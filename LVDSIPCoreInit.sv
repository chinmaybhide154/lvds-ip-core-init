==> flow/design.v <==
module LVDSIPCoreInit (
    input logic clk,
    input logic rst,
    input logic user_mode,         
    input logic rx_locked,          
    input logic rx_dpa_locked,      
    output logic pll_areset,        
    output logic rx_reset,         
    output logic rx_fifo_reset,     
    output logic rx_cda_reset,    
	output logic monitor   
);
	parameter IDLE = 4'b0000;
	parameter USERMODE = 4'b0001;
	parameter MONITOR = 4'b0010;
	parameter D_RX_RST = 4'b0011;
	parameter WAIT_RX_DPA_LOCK = 4'b0100;
	parameter ASSERT_RX_FIFO_RESET = 4'b0101;
	parameter DEASSERT_RX_FIFO_RESET = 4'b0110;
	parameter ASSERT_RX_CDA_RESET = 4'b0111;
	parameter DEASSERT_RX_CDA_RESET = 4'b1000;
	parameter DONE = 4'b1001;
	logic [3:0] state, next;
	always_ff @(posedge clk or posedge rst) begin
        if (rst) begin
            state <= IDLE;
        end else begin
            state <= next;
        end
    end
	 always_comb begin
        case (state)
            IDLE: begin
                if (user_mode) next = USERMODE;
				else next = IDLE;
            end
            USERMODE: next = MONITOR;
            MONITOR: begin
				next = D_RX_RST;
            end
            D_RX_RST: begin
				if (rx_locked) next = WAIT_RX_DPA_LOCK;
				else next = D_RX_RST;
            end
            WAIT_RX_DPA_LOCK: begin
                if (rx_dpa_locked) next = ASSERT_RX_FIFO_RESET;
				else next = WAIT_RX_DPA_LOCK;
            end
            ASSERT_RX_FIFO_RESET: begin
                next = DEASSERT_RX_FIFO_RESET;
            end
			DEASSERT_RX_FIFO_RESET: begin
				next = ASSERT_RX_CDA_RESET;
			end
            ASSERT_RX_CDA_RESET: begin
                next = DEASSERT_RX_CDA_RESET; 
            end
			DEASSERT_RX_CDA_RESET: begin
				next = DONE;
			end
			DONE: begin
				next = DONE;
			end
			default: next = IDLE;
        endcase
    end
	 always_ff @(posedge clk) begin
		case (next)
			IDLE: begin
				pll_areset <= 1'b0;
				rx_reset <= 1'b0;
				rx_fifo_reset <= 1'b0;
				rx_cda_reset <= 1'b0;
				monitor <= 1'b0;
			end
			USERMODE: begin
				pll_areset <= 1'b1;
				rx_reset <= 1'b1;
			end
			MONITOR: begin
				pll_areset <= 1'b0;
				monitor <= 1'b1;
			end
			D_RX_RST: begin
				if (rx_locked)
					rx_reset <= 1'b0;
				monitor <= 1'b0;
			end
			ASSERT_RX_FIFO_RESET: begin
				rx_fifo_reset <= 1'b1;
			end
			DEASSERT_RX_FIFO_RESET: begin
				rx_fifo_reset <= 1'b0;
			end
			ASSERT_RX_CDA_RESET: begin
				rx_cda_reset <= 1'b1;
			end
			DEASSERT_RX_CDA_RESET: begin
				rx_cda_reset <= 1'b0;
			end
			DONE: begin
				pll_areset <= 1'b0;
				rx_reset <= 1'b0;
				rx_fifo_reset <= 1'b0;
				rx_cda_reset <= 1'b0;
			end
			default: begin
				pll_areset <= 1'b0;
				rx_reset <= 1'b0;
				rx_fifo_reset <= 1'b0;
				rx_cda_reset <= 1'b0;
			end
		endcase
     end
endmodule
== Step by step through the tools: LVDSIPCoreInit ==
What the tools print for LVDSIPCoreInit, step after step.
Lines are those of the file above, counted from 1.
Operators: Yosys type, input widths -> output width; for muxes data width and select width s.
Cell names lack the library's common part.
Not given: -

* Design top: LVDSIPCoreInit
* Clock: clk
* Cell library: sky130hd
* Timing corner: tt_025C_1v80

== Word level ==
Counts by Yosys on the flattened word-level netlist (proc, flatten, opt, wreduce; memories kept). Register bits leave out memories and registers merged into their read ports (data or address). Print and check cells are left out. Cells with the same type and inputs are merged into one.

* Input bits: 5
* Elaborated cells: 44
* Flip-flop bits (word level): 9

* Mux-type cells: 10
* Bitwise logic cells: 1
* Reduce/logical cells: 10
* Eq/ne operators: 17

{| class="wikitable"
|+ Operator list
! operator !! number
|-
| $pmux 4 s9 || 1
|-
| $eq 4x3->1 const B || 7
|-
| $reduce_or 5->1 || 4
|-
| $eq 4x2->1 const B || 4
|-
| $eq 4x4->1 const B || 3
|-
| $eq 4x1->1 const B || 2
|-
| $logic_not 4->1 || 2
|-
| $pmux 1 s2 || 4
|-
| $reduce_or 2->1 || 2
|-
| $pmux 1 s3 || 1
|-
| $mux 3 || 1
|-
| $mux 1 || 3
|-
| $ne 2x2->1 const B || 1
|-
| $reduce_and 2->1 || 1
|-
| $reduce_bool 2->1 || 1
|-
| $not 1->1 || 1
|}

== Depth ==
Longest topological path by Yosys (ltp), each cell counted once; first at word level (registers and memories cut), then after technology mapping (sequential cells cut; the memories' decode and read muxes count).

* Depth after elaboration: 7
* ABC_AREA: 0
* Mapped depth: 4
* Mapped depth without buffers: 4

== Netlist ==
Yosys stat after the flow's synthesis: flattened, memories mapped to cells. It holds for the ABC_AREA given above (unset counts as 0); a run with the other value may have another netlist.

{| class="wikitable"
|+ Cell types
! cell !! number
|-
| dfrtp_1 || 9
|-
| edfxtp_1 || 5
|-
| dfstp_2 || 1
|-
| nor4_1 || 4
|-
| o21ai_0 || 5
|-
| a211o_4 || 1
|-
| a2111oi_2 || 1
|-
| a21oi_1 || 3
|-
| nand2_1 || 4
|-
| nor2_1 || 4
|-
| nor3_1 || 3
|-
| and2_1 || 2
|-
| nor2b_1 || 2
|-
| nor2_4 || 1
|-
| or3_4 || 1
|-
| or4_4 || 1
|-
| a211o_1 || 1
|-
| o311ai_0 || 1
|}

Not listed: further types 12, cells in them 13.

* Cell area after synthesis: 706.9 um2
* Buffer cells: 0
* Mapped flip-flops: 15
* Standard cells after synthesis: 62

== Worst setup path after synthesis ==
Source: OpenSTA report_checks on the synthesized netlist (no wires, ideal clock, input and output delay 20% of the period each), path of least setup slack; recovery checks are left aside. Register names are those of the netlist, which keeps one name where synthesis merged equal registers.

* Path type: input-to-reg
* Start: input user_mode
* End: register monitor
* Setup slack: 459 ps
* Clock period: 2330 ps
* Delay of the path: 1405 ps
* Time at the first pin: 466 ps
* Stages: 4
* Library setup time: 266 ps
* Required time: 2064 ps
* Data arrival time: 1605 ps
* External input delay: 466 ps
* Period reached after synthesis: 1871 ps

"delay of the path" = arrival - input delay + setup time.
"stages" counts driving pins, that of a launching flip-flop among them; a cell with two outputs on the path counts twice.
"period reached after synthesis" = period - worst setup slack (recovery checks aside). The figure is calculated, with input and output delays left at 20% of the set period.
Between the ends stands the longest chain of elaborated cells between them, by number of cells; it is not shown to be the way that was timed. Of several equally long chains one is given.
A line is the first line of the expression or statement that the cell stems from. Yosys adds cells for indexed reads and writes and turns some case tables into memories.
At most two assigning lines are given for a register; there are more.
Ways into the end's enable are left out, as the timed path ends at the data pin.

* Cell sequence: a211o_4 or3_4 nand2_2 or3b_1
* Length of the longest elaborated chain: 5
* Elaborated cells between the ends (all ways): 7
* Those cells by class: eq/ne: 2; mux: 3; reduce/logical: 2

{| class="wikitable"
|+ Ends and longest elaborated chain, post-synthesis
! what !! RTL line !! text
|-
| start: declaration || 4 || <nowiki>input logic user_mode,</nowiki>
|-
| $mux 1 || 34 || <nowiki>if (user_mode) next = USERMODE;</nowiki>
|-
| $pmux 4 s9 || 32 || <nowiki>case (state)</nowiki>
|-
| $eq 4x2->1 || 68 || <nowiki>case (next)</nowiki>
|-
| $reduce_or 2->1 || - ||
|-
| $pmux 1 s2 || 68 ||
|-
| end: assignment || 74 || <nowiki>monitor <= 1'b0;</nowiki>
|-
| end: assignment || 82 || <nowiki>monitor <= 1'b1;</nowiki>
|-
| end: declaration || 11 || <nowiki>output logic monitor</nowiki>
|}

== Timing after layout ==
From the final timing report of entry A: the path of least setup slack in the routed layout; clock arrival at registers is part of the times.
The path's times are printed in steps of 10 ps; the period is the one set.

* Path type: reg-to-reg
* Start: register state
* End: register monitor
* Time at the first pin: 250 ps
* Required time: 1130 ps
* Setup slack: -700 ps
* Library setup time: 250 ps
* Data arrival time: 1830 ps
* Clock period: 1130 ps
* Stages: 6

Where an end lacks its bit number, it is one bit of the signal, or one of the new flip-flops if synthesis recoded a state register.
At most two assigning lines are given for a register; there are more.

* Cell sequence: dfrtp_1 or4_4 nor2_4 buf_6 nor2_2 or3b_1

{| class="wikitable"
|+ Ends and longest elaborated chain, after layout
! what !! RTL line !! text
|-
| start: declaration || 23 || <nowiki>logic [3:0] state, next;</nowiki>
|-
| start: assignment || 26 || <nowiki>state <= IDLE;</nowiki>
|-
| start: assignment || 28 || <nowiki>state <= next;</nowiki>
|-
| end: assignment || 74 || <nowiki>monitor <= 1'b0;</nowiki>
|-
| end: assignment || 82 || <nowiki>monitor <= 1'b1;</nowiki>
|-
| end: declaration || 11 || <nowiki>output logic monitor</nowiki>
|}

No chain of elaborated cells between the ends is given.

FLOW RESULTS
============

Module LVDSIPCoreInit, platform sky130hd: 2 stored runs of the flow (Yosys, OpenROAD) with differing settings, in no particular order. Input and output delays are each 20% of the period that was set; the output load is 0.01 pF.
"period achieved" = clock period - worst setup slack. The figure is calculated, with input and output delays left at 20% of the set period.
"time of the worst setup path": the worst setup path's part of the clock period (all of it between registers, 20% less for each end at a port) less its slack. A launch clock that arrives late makes it longer, a capture clock that arrives late makes it shorter.
"total power after layout" rests on the timing tool's default activity at the inputs, not on a simulated workload.
"time of the worst setup path" is known to 10 ps.

=== Entry A ===
{| class="wikitable"
! Setting !! Value
|-
| period_ns || 1.13
|-
| CORE_UTILIZATION || 16
|-
| PLACE_DENSITY_LB_ADDON || 0.1
|-
| CELL_PAD_IN_SITES_GLOBAL_PLACEMENT || 1
|-
| CELL_PAD_IN_SITES_DETAIL_PLACEMENT || 2
|-
| TNS_END_PERCENT || 25
|-
| GPL_TIMING_DRIVEN || 1
|-
| CTS_CLUSTER_SIZE || 98
|-
| SLEW_MARGIN || 5
|-
| MAX_ROUTING_LAYER || met5
|-
| CAP_MARGIN || 20
|-
| CORE_MARGIN || 2
|-
! Result !! Value
|-
| Period achieved || 1832 ps
|-
| Utilization after routing || 28.9%
|-
| Cell area after synthesis || 706.9 um2
|-
| Setup TNS || -6119 ps
|-
| Standard-cell area after layout || 1241.2 um2
|-
| Time of the worst setup path || 1830 ps
|-
| Worst setup path kind || reg-to-reg
|-
| Smallest setup slack || -702 ps
|-
| Full die area || 4966.0 um2
|-
| Total power after layout || 1300 uW
|}

=== Entry B ===
{| class="wikitable"
! Setting !! Value
|-
| period_ns || 1.89
|-
| SETUP_SLACK_MARGIN || 0.31
|-
| CAP_MARGIN || 20
|-
| CORE_MARGIN || 2
|-
| CORE_UTILIZATION || 40
|-
| SLEW_MARGIN || 20
|-
! Result !! Value
|-
| Period achieved || 1866 ps
|-
| Utilization after routing || 70.7%
|-
| Cell area after synthesis || 706.9 um2
|-
| Setup TNS || 0 ps
|-
| Standard-cell area after layout || 1194.9 um2
|-
| Time of the worst setup path || 1870 ps
|-
| Worst setup path kind || reg-to-reg
|-
| Smallest setup slack || 24 ps
|-
| Full die area || 2119.7 um2
|-
| Total power after layout || 701.2 uW
|}
